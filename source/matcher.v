==> flow/design.v <==
`timescale 1ns / 1ps
module detect7B(
    input ce, 
    input clk,
    input [63:0] hwregA,
    input [63:0] hwregB,
    input match_en,
    input mrst, 
    input [63:0] pipe1, 
    output match
);
    wire XLXN_11, XLXN_12;
    wire [119:0] XLXN_16;
    reg  [55:0] pipe0;
    always @(posedge clk or posedge mrst) begin
        if(mrst)
            pipe0 <= 56'b0;
        else if (!ce)
            pipe0 <= pipe0;
        else
            pipe0 <= pipe1[55:0];
    end
    assign XLXN_16 = {pipe0, pipe1};
    wordmatch XLXI_7 (.pattern(hwregA), 
                        .datain(XLXN_16), 
                        .match(XLXN_11));
    wordmatch XLXI_71 (.pattern(hwregB), 
                        .datain(XLXN_16), 
                        .match(XLXN_12));
    assign match = (XLXN_11|XLXN_12) & match_en & ~mrst;
endmodule
module wordmatch(input [63:0] pattern, 
                 input [119:0] datain,  
                 output match);
    wire XLXN_24;
    wire XLXN_25;
    wire XLXN_26;
    wire XLXN_27;
    wire XLXN_28;
    wire XLXN_29;
    wire XLXN_30;
    wire XLXN_31;
    comparator XLXI_1 (.a(pattern),  
                        .b(datain[63:0]), 
                        .match(XLXN_31));
    comparator XLXI_2 (.a(pattern),  
                        .b(datain[71:8]), 
                        .match(XLXN_30));
    comparator XLXI_3 (.a(pattern),  
                        .b(datain[79:16]), 
                        .match(XLXN_29));
    comparator XLXI_4 (.a(pattern),  
                        .b(datain[87:24]), 
                        .match(XLXN_28));
    comparator XLXI_5 (.a(pattern),  
                        .b(datain[95:32]), 
                        .match(XLXN_27));
    comparator XLXI_6 (.a(pattern),  
                        .b(datain[103:40]), 
                        .match(XLXN_26));
    comparator XLXI_7 (.a(pattern),  
                        .b(datain[111:48]), 
                        .match(XLXN_25));
    comparator XLXI_8 (.a(pattern),  
                        .b(datain[119:56]), 
                        .match(XLXN_24));
    assign match = XLXN_24 || XLXN_25 || XLXN_26 || XLXN_27 || XLXN_28 || XLXN_29 || XLXN_30 || XLXN_31;
endmodule
module comparator (
    input [63:0] a,
    input [63:0] b,
    output match
);
    assign match = a==b;
endmodule
### Reports on detect7B

The steps from the RTL of detect7B to its reports follow in flow order.
Lines are those of the file above, counted from 1.
Operators: Yosys type, input widths -> output width; for muxes data width and select width s.
Cell names lack the library's common part.
The mark -- stands for no value.

* design top: detect7B
* clock: clk
* standard-cell library: sky130hd
* corner: tt_025C_1v80

### Word level

Counts by Yosys on the flattened word-level netlist (proc, flatten, opt, wreduce; memories kept). Register bits leave out memories and registers merged into their read ports (data or address); mux counts leave out enables and synchronous resets folded into registers. Print and check cells are left out. Cells with the same type and inputs are merged into one.

* output and inout bits: 1
* flip-flop bits (word level): 56
* cells after elaboration: 35
* bits of input ports: 196

* bitwise operators: 4
* eq/ne operators: 16
* reductions and logical operators: 14

Operators with widths (number)
* $eq 64x64->1: 16
* $logic_or 1x1->1: 14
* $and 1x1->1: 2
* $or 1x1->1: 1
* $not 1->1: 1

### Depth

Longest topological path by Yosys (ltp), each cell counted once; first at word level (registers and memories cut), then after technology mapping (sequential cells cut; the memories' decode and read muxes count).

* depth after elaboration: 11
* ABC_AREA: 0
* mapped depth: 9
* mapped depth without buffers: 7

### After synthesis

Yosys stat after the flow's synthesis: flattened, memories mapped to cells. It holds for the ABC_AREA given above (unset counts as 0); a run with the other value may have another netlist.
The area totals of this step are shown rounded.

Cells by type
* xor2_1: number 1024, area in all 8.97E+03 µm²
* nor4_1: number 269, area in all 1.68E+03 µm²
* dfrtp_1: number 56, area in all 1.4E+03 µm²
* buf_2: number 159, area in all 795.763 µm²
* buf_6: number 64, area in all 720.691 µm²
* mux2_2: number 56, area in all 630.605 µm²
* nand4_1: number 61, area in all 381.616 µm²
* clkbuf_1: number 24, area in all 90.086 µm²
* nor4_2: number 7, area in all 87.584 µm²
* clkbuf_2: number 16, area in all 80.077 µm²
* buf_4: number 9, area in all 67.565 µm²
* nand4_2: number 4, area in all 50.048 µm²
* buf_12: number 2, area in all 40.038 µm²
* buf_8: number 1, area in all 15.014 µm²
* buf_1: number 3, area in all 11.261 µm²
* and3_1: number 1, area in all 6.256 µm²
* inv_1: number 1, area in all 3.754 µm²

* buffers: 278
* standard cells after synthesis: 1757
* area of sequential cells: 0.001401 mm²
* mapped flip-flops: 56
* cell area after synthesis: 0.01503 mm²

The figures by module come from a second, unflattened synthesis with its own total; it is not the netlist above.

* cell total of the unflattened synthesis: 1486
* area total of the unflattened synthesis: 0.01346 mm²

Each row is one instance without its submodules.

By module
* comparator: sequential area 0 mm², times used 16, cells 85, area 0.0006982 mm²
* detect7B: sequential area 0.001401 mm², times used 1, cells 120, area 0.002257 mm²
* wordmatch: sequential area 0 mm², times used 2, cells 3, area 0.0000163 mm²

### Timing after synthesis

Source: OpenSTA report_checks on the synthesized netlist (no wires, ideal clock, input and output delay 20% of the period each), path of least setup slack; recovery checks are left aside. Register names are those of the netlist, which keeps one name where synthesis merged equal registers.

* path kind: input to output
* from: in mrst
* to: out match
* stages on the path: 2
* external input delay: 0.540 ns
* required time: 2.160 ns
* path delay: 1.546 ns
* buffers on the path: 0
* period: 2.7 ns
* output delay: 0.540 ns
* arrival time: 2.086 ns
* time at the first pin: 0.540 ns
* setup slack: 0.074 ns
* synthesis period reached: 2.626 ns

"path delay" is the arrival time less input delay plus setup time.
At an output port there is no setup time.
"stages on the path" counts driving pins, that of a launching flip-flop among them; a cell with two outputs on the path counts twice.
"synthesis period reached" is the clock period less the worst setup slack; recovery checks do not enter. This is arithmetic on one report: input and output delays are still those of the set period (20% each).
The rows between start and end are the longest chain of elaborated cells between them; the timing report does not say that the signal goes this way. Where chains are equally long, one stands for them.
A line is the first line of the expression or statement that the cell stems from. Yosys adds cells for indexed reads and writes and turns some case tables into memories.

* cell sequence: inv_1 and3_1
* length of the longest elaborated chain: 2
* elaborated cells on any way between the ends: 2
* RTL lines with such cells: 1
* classes of those cells: 2 x logic

Ends and longest elaborated chain, post-synthesis
* from (decl): line 8 `input mrst,`
* $not 1->1: line 30 `assign match = (XLXN_11|XLXN_12) & match_en & ~mrst;`
* $and 1x1->1: line 30
* to (decl): line 10 `output match`

### Timing after layout

Path of least setup slack in the final report of flow run B (OpenROAD, finished layout, wires in). Where an end is a register, its clock arrival counts in the times.

* path kind: input to output
* from: in pipe1[57]
* to: out match
* stages on the path: 11
* arrival time: 2.99 ns
* period: 1.76 ns
* setup slack: -1.58 ns
* external input delay: 0.35 ns
* buffers on the path: 4
* required time: 1.41 ns
* output delay: 0.35 ns
* time at the first pin: 0.35 ns

The rows between start and end are the longest chain of elaborated cells between them; the timing report does not say that the signal goes this way. Where chains are equally long, one stands for them.

* cell sequence: clkdlybuf4s50_1 buf_12 buf_6 xor2_1 nor4_4 nand4_1 nor4_2 nor4_2 nand4_1 and3_4 buf_6
* length of the longest elaborated chain: 11
* elaborated cells on any way between the ends: 33
* RTL lines with such cells: 3
* classes of those cells: 16 x eq/ne; 3 x logic; 14 x reduce/logical

Ends and longest elaborated chain, after layout
* from (decl): line 9 `input [63:0] pipe1,`
* $eq 64x64->1: line 74 `assign match = a==b;`
* $logic_or 1x1->1 x7: line 67 `assign match = XLXN_24 || XLXN_25 || XLXN_26 || XLXN_27 || XLXN_28 || XLXN_29 || XLXN_30 || XLXN_31;`
* $or 1x1->1: line 30 `assign match = (XLXN_11|XLXN_12) & match_en & ~mrst;`
* $and 1x1->1 x2: line 30
* to (decl): line 10 `output match`

Add stored flow runs of detect7B

Stored flow runs of detect7B (2 of them; Yosys, OpenROAD, sky130hd). They differ in their settings and are not a sequence. Constraints: input delay and output delay 20% of the set period each, output load 0.01 pF.
"worst setup path time": the worst setup path's part of the clock period (all of it between registers, 20% less for each end at a port) less its slack. A launch clock that arrives late makes it longer, a capture clock that arrives late makes it shorter.
Values from the reports are rounded here.

### Flow run A

Settings: `period_ns=2.61`, `CORE_UTILIZATION=69`, `PLACE_DENSITY_LB_ADDON=0.28`, `CORE_ASPECT_RATIO=0.69`, `CORE_MARGIN=8`, `CELL_PAD_IN_SITES_GLOBAL_PLACEMENT=3`, `CELL_PAD_IN_SITES_DETAIL_PLACEMENT=2`, `TNS_END_PERCENT=35`, `CTS_CLUSTER_SIZE=89`, `CAP_MARGIN=35`, `SLEW_MARGIN=25`, `MIN_ROUTING_LAYER=met2`

No results, placement failed with FLW-0024.

### Flow run B

Settings: `period_ns=1.76`, `CAP_MARGIN=20`, `CORE_MARGIN=2`, `CORE_UTILIZATION=40`, `SLEW_MARGIN=20`

- Total die area: 0.03915 mm²
- Worst setup path time: 2.64 ns
- Critical path kind: input to output
- Chip area after synthesis (Yosys): 0.01503 mm²
- Area of the standard cells in the finished layout: 0.02349 mm²
- Setup slack of the critical path: -1.584 ns
