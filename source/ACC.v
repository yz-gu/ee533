==> flow/design.v <==
`timescale 1ns / 1ps
module ACC (
    input [63:0] in_data,
    input clk,
    input rst,
    input ce,
    output [14:0] xor_out_combined,
    output [14:0] sl_xor_out_combined
);
    wire [7:0] xor_out;
    assign xor_out[0] = ^in_data[7:0];
    assign xor_out[1] = ^in_data[15:8];
    assign xor_out[2] = ^in_data[23:16];
    assign xor_out[3] = ^in_data[31:24];    
    assign xor_out[4] = ^in_data[39:32];
    assign xor_out[5] = ^in_data[47:40];
    assign xor_out[6] = ^in_data[55:48];
    assign xor_out[7] = ^in_data[63:56];
    reg [6:0] xor_out_last;
    always @(posedge clk or posedge rst) begin
        if(rst)
            xor_out_last <= 7'b0;
        else if (!ce)
            xor_out_last <= xor_out_last;
        else
            xor_out_last <= xor_out[6:0];
    end
    assign xor_out_combined = {xor_out_last, xor_out};
    wire [7:0] sl_xor_out;
    assign sl_xor_out[0] = ^(in_data[7:0]<<4);
    assign sl_xor_out[1] = ^(in_data[15:8]<<4);
    assign sl_xor_out[2] = ^(in_data[23:16]<<4);
    assign sl_xor_out[3] = ^(in_data[31:24]<<4);    
    assign sl_xor_out[4] = ^(in_data[39:32]<<4);
    assign sl_xor_out[5] = ^(in_data[47:40]<<4);
    assign sl_xor_out[6] = ^(in_data[55:48]<<4);
    assign sl_xor_out[7] = ^(in_data[63:56]<<4);
    reg [6:0] sl_xor_out_last;
    always @(posedge clk or posedge rst) begin
        if(rst)
            sl_xor_out_last <= 7'b0;
        else if (!ce)
            sl_xor_out_last <= sl_xor_out_last;
        else
            sl_xor_out_last <= sl_xor_out[6:0];
    end
    assign sl_xor_out_combined = {sl_xor_out_last, sl_xor_out};
endmodule
module Bloom_Filter (
    input [63:0] in_data,
    input clk,
    input en,
    input ce,
    input rst,
    input [7:0] pattern,
    input [7:0] mask,
    output reg [7:0] match,
    output reg [7:0] sl_match
);
    wire [14:0] xor_out, sl_xor_out;
    ACC dut(
        .in_data(in_data),
        .clk(clk),
        .rst(rst),
        .ce(ce),
        .xor_out_combined(xor_out),
        .sl_xor_out_combined(sl_xor_out)
    );
    reg [255:0] fm;
    always @(posedge clk) begin
        if (rst)
            fm <= 256'b0;
        else if (pattern!=8'b0)
            fm[pattern] <= 1'b1;
    end
    always @(posedge clk) begin
        if (rst) begin
            match <= 8'b0;
            sl_match <= 8'b0;
        end
        else if (en) begin
            match[0] <= fm[xor_out[7:0]&mask];
            match[1] <= fm[xor_out[8:1]&mask];
            match[2] <= fm[xor_out[9:2]&mask];
            match[3] <= fm[xor_out[10:3]&mask];
            match[4] <= fm[xor_out[11:4]&mask];
            match[5] <= fm[xor_out[12:5]&mask];
            match[6] <= fm[xor_out[13:6]&mask];
            match[7] <= fm[xor_out[14:7]&mask];
            sl_match[0] <= fm[sl_xor_out[7:0]&mask];
            sl_match[1] <= fm[sl_xor_out[8:1]&mask];
            sl_match[2] <= fm[sl_xor_out[9:2]&mask];
            sl_match[3] <= fm[sl_xor_out[10:3]&mask];
            sl_match[4] <= fm[sl_xor_out[11:4]&mask];
            sl_match[5] <= fm[sl_xor_out[12:5]&mask];
            sl_match[6] <= fm[sl_xor_out[13:6]&mask];
            sl_match[7] <= fm[sl_xor_out[14:7]&mask];
        end
        else begin
            match <= 8'b0;
            sl_match <= 8'b0;
        end
    end
endmodule
== From RTL to reports: Bloom_Filter ==
What the tools print for Bloom_Filter, step after step.
Line numbers count from 1 in the design file above.
Cell names lack the library's common part.
Not given: -
Set-up
  top module: Bloom_Filter
  clock input: clk
  library: sky130hd
  library corner: tt_025C_1v80

== Elaborated design ==
Counts by Yosys on the flattened word-level netlist (proc, flatten, opt, wreduce; memories kept). Register bits leave out memories and registers merged into their read ports (data or address); mux counts leave out enables and synchronous resets folded into registers. Print and check cells are left out. Cells with the same type and inputs are merged into one.
Storage and ports
  cells after elaboration: 75
  register bits: 286
Operators by class
  shift operators: 17
  reductions and logical operators: 18
  bitwise gates (word level): 20
  add/subtract/negate cells: 1
Operators by type and width (number)
  indexed select 256 x 8 -> 1 bit: 16
  variable shift 1 x 9 -> 256 bit with constant A: 1
  bitwise AND 256 bit: 1
  bitwise OR 256 bit: 1
  NOT 256 bit: 1
  bitwise AND 8 bit: 16
  XOR reduction 8 bit: 16
  negator 8 -> 9 bit: 1
  nonzero test 8 bit: 1
  OR reduction 2 bit: 1
  NOT 1 bit: 1

== Depth ==
Longest topological path by Yosys (ltp), each cell counted once; first at word level (registers and memories cut), then after technology mapping (sequential cells cut; the memories' decode and read muxes count).
Logic depth
  depth in word-level cells: 5
  ABC_AREA: 0
  gate-level depth with buffers: 15
  mapped depth without buffers: 11

== Mapped cells and area ==
The flow's flattened synthesis, as Yosys stat reports it; memories are mapped. The netlist is that of the ABC_AREA named above (0 if unset); the other value can give another one.
Cell types
  mux4_2: number 582, total area 1.31E+04 sq um
  dfxtp_1: number 272, total area 5.45E+03 sq um
  mux2i_1: number 451, total area 4514.33 sq um
  nand2_1: number 1099, total area 4.13E+03 sq um
  a21oi_1: number 614, total area 3.07E+03 sq um
  clkbuf_1: number 555, total area 2.08E+03 sq um
  a211oi_1: number 197, total area 1.48E+03 sq um
  nor2_1: number 379, total area 1.42E+03 sq um
  o22ai_1: number 196, total area 1.23E+03 sq um
  mux2_2: number 97, total area 1.09E+03 sq um
  nand3_1: number 193, total area 965.926 sq um
  nor4_1: number 153, total area 957.168 sq um
  buf_2: number 152, total area 760.73 sq um
  a32oi_1: number 53, total area 464.195 sq um
  a31oi_1: number 73, total area 456.688 sq um
  and3_1: number 69, total area 431.664 sq um
  nor2b_1: number 58, total area 362.848 sq um
  xnor2_1: number 41, total area 359.094 sq um
Other cell types: 56; their cells: 471.
Mapped netlist
  sequential part of the area: 5795.6 sq um
  flip-flop cells: 286
  buffers: 784
  mapped area: 45974.1 sq um
  cell count: 5705
By module: a second synthesis without flattening, with its own total; a netlist apart from the flattened one above.
Unflattened totals
  cell total of the unflattened synthesis: 4821
  area (unflattened synthesis): 47249.1 sq um
Rows give one instance, submodules left out.
By module
  Bloom_Filter: sequential area 5445.2 sq um, area 46189.3 sq um, instances 1, cells 4735
  ACC: sequential area 350.3 sq um, area 1059.8 sq um, instances 1, cells 86

== Timing after synthesis ==
Source: OpenSTA report_checks on the synthesized netlist (no wires, ideal clock, input and output delay 20% of the period each), path of least setup slack; recovery checks are left aside. Register names are those of the netlist, which keeps one name where synthesis merged equal registers.
Timing post-synthesis
  path type: input to register
  from: input in_data[51]
  to: register sl_match[6]
  data arrival time: 3.322 ns
  stages: 13
  clock period: 3.61 ns
  delay of the path: 2.722 ns
  slack: 0.166 ns
  time at the first pin: 0.722 ns
  input delay: 0.722 ns
  synthesis period reached: 3.444 ns
"delay of the path" is the arrival time less input delay plus setup time.
"stages": output pins that drive a net of the path, with the launching flip-flop's if there is one; two outputs of one cell count as two.
"synthesis period reached" = period - worst setup slack (recovery checks aside). The figure is calculated, with input and output delays left at 20% of the set period.
Between the ends stands the longest chain of elaborated cells between them, by number of cells; it is not shown to be the way that was timed. Of several equally long chains one is given.
Each line given opens the expression or statement behind the cell; cells for indexed reads and writes are added by Yosys, which also makes memories of some case tables.
At most two assigning lines are given for a register; there are more.
Between the ends, post-synthesis
  cell sequence: xor2_1 xnor2_1 buf_2 nand2_2 buf_2 buf_2 mux4_2 mux2i_1 nand3_1 a311oi_1 a21oi_1 a21oi_1 o21ai_0
  length of the longest elaborated chain: 3
RTL lines, path post-synthesis
  start: declaration: line 50  | input [63:0] in_data,
  XOR reduction 8 bit: line 36  | assign sl_xor_out[6] = ^(in_data[55:48]<<4);
  bitwise AND 8 bit: line 96  | sl_match[6] <= fm[sl_xor_out[13:6]&mask];
  indexed select 256 x 8 -> 1 bit: line 96
  end: assignment: line 96
  end: assignment: line 101  | sl_match <= 8'b0;
  end: declaration: line 58  | output reg [7:0] sl_match

== Path in the finished layout ==
From the final timing report of stored run 2: the path of least setup slack in the routed layout; clock arrival at registers is part of the times.
Timing post-layout
  path type: input to register
  from: input in_data[61]
  to: register match[3]
  time at the first pin: 0.55 ns
  clock period: 2.76 ns
  slack: -1.05 ns
  stages: 13
  input delay: 0.55 ns
  data arrival time: 4.34 ns
Between the ends stands the longest chain of elaborated cells between them, by number of cells; it is not shown to be the way that was timed. Of several equally long chains one is given.
At most two assigning lines are given for a register; there are more.
Between the ends, post-layout
  cell sequence: clkdlybuf4s50_1 xnor2_2 xnor2_2 xnor2_4 buf_12 buf_4 and2_2 nand2_8 nor4_4 nor4_4 mux4_2 o21ai_4 a21oi_4
  length of the longest elaborated chain: 3
RTL lines, path post-layout
  start: declaration: line 50  | input [63:0] in_data,
  XOR reduction 8 bit: line 18  | assign xor_out[7] = ^in_data[63:56];
  bitwise AND 8 bit: line 85  | match[3] <= fm[xor_out[10:3]&mask];
  indexed select 256 x 8 -> 1 bit: line 85
  end: assignment: line 78  | match <= 8'b0;
  end: assignment: line 85
  end: declaration: line 57  | output reg [7:0] match,

## Implementation results

Below are 2 stored runs of the flow (Yosys, OpenROAD; platform sky130hd) on Bloom_Filter, each with its settings and what was measured, unordered. Constraints: input delay and output delay 20% of the set period each, output load 0.01 pF.
By "achieved clock period (ns)" is meant the clock period of the run minus its worst setup slack. This is arithmetic on one report: input and output delays are still those of the set period (20% each).
"worst setup path time (ns)" = time allowed to the worst setup path (clock period - input delay - output delay, where it has them) - its slack; a late launch clock adds to it, a late capture clock takes from it.
"finish__power__total" is the tool's figure for a default switching activity; nothing was simulated.

settings of stored run 1
{
  "period_ns": 5.9,
  "CORE_UTILIZATION": 22,
  "PLACE_DENSITY_LB_ADDON": 0.24,
  "CORE_MARGIN": 5,
  "GPL_ROUTABILITY_DRIVEN": 1,
  "CTS_CLUSTER_SIZE": 44,
  "SLEW_MARGIN": 0,
  "MIN_ROUTING_LAYER": "met2",
  "MAX_ROUTING_LAYER": "met4",
  "CAP_MARGIN": 20
}
report of stored run 1: did not finish, route, GRT-0116

settings of stored run 2
{
  "period_ns": 2.76,
  "CORE_UTILIZATION": 24,
  "PLACE_DENSITY": 0.85,
  "GPL_TIMING_DRIVEN": 0,
  "CTS_CLUSTER_SIZE": 61,
  "CAP_MARGIN": 15,
  "SLEW_MARGIN": 25,
  "MAX_ROUTING_LAYER": "met5",
  "CORE_MARGIN": 2
}
report of stored run 2
yosys chip area after synthesis (um^2): 45974.1
finish__design__die__area: 195077.0
finish__design__instance__area__stdcell: 64440.6
finish__design__instance__utilization: 0.3388
finish__timing__setup__ws: -1.052
finish__timing__setup__tns: -11.329
finish__timing__hold__ws: 0.362
finish__power__total: 3.651e-02
achieved clock period (ns): 3.812
worst setup path time (ns): 3.26
worst setup path kind: input to register
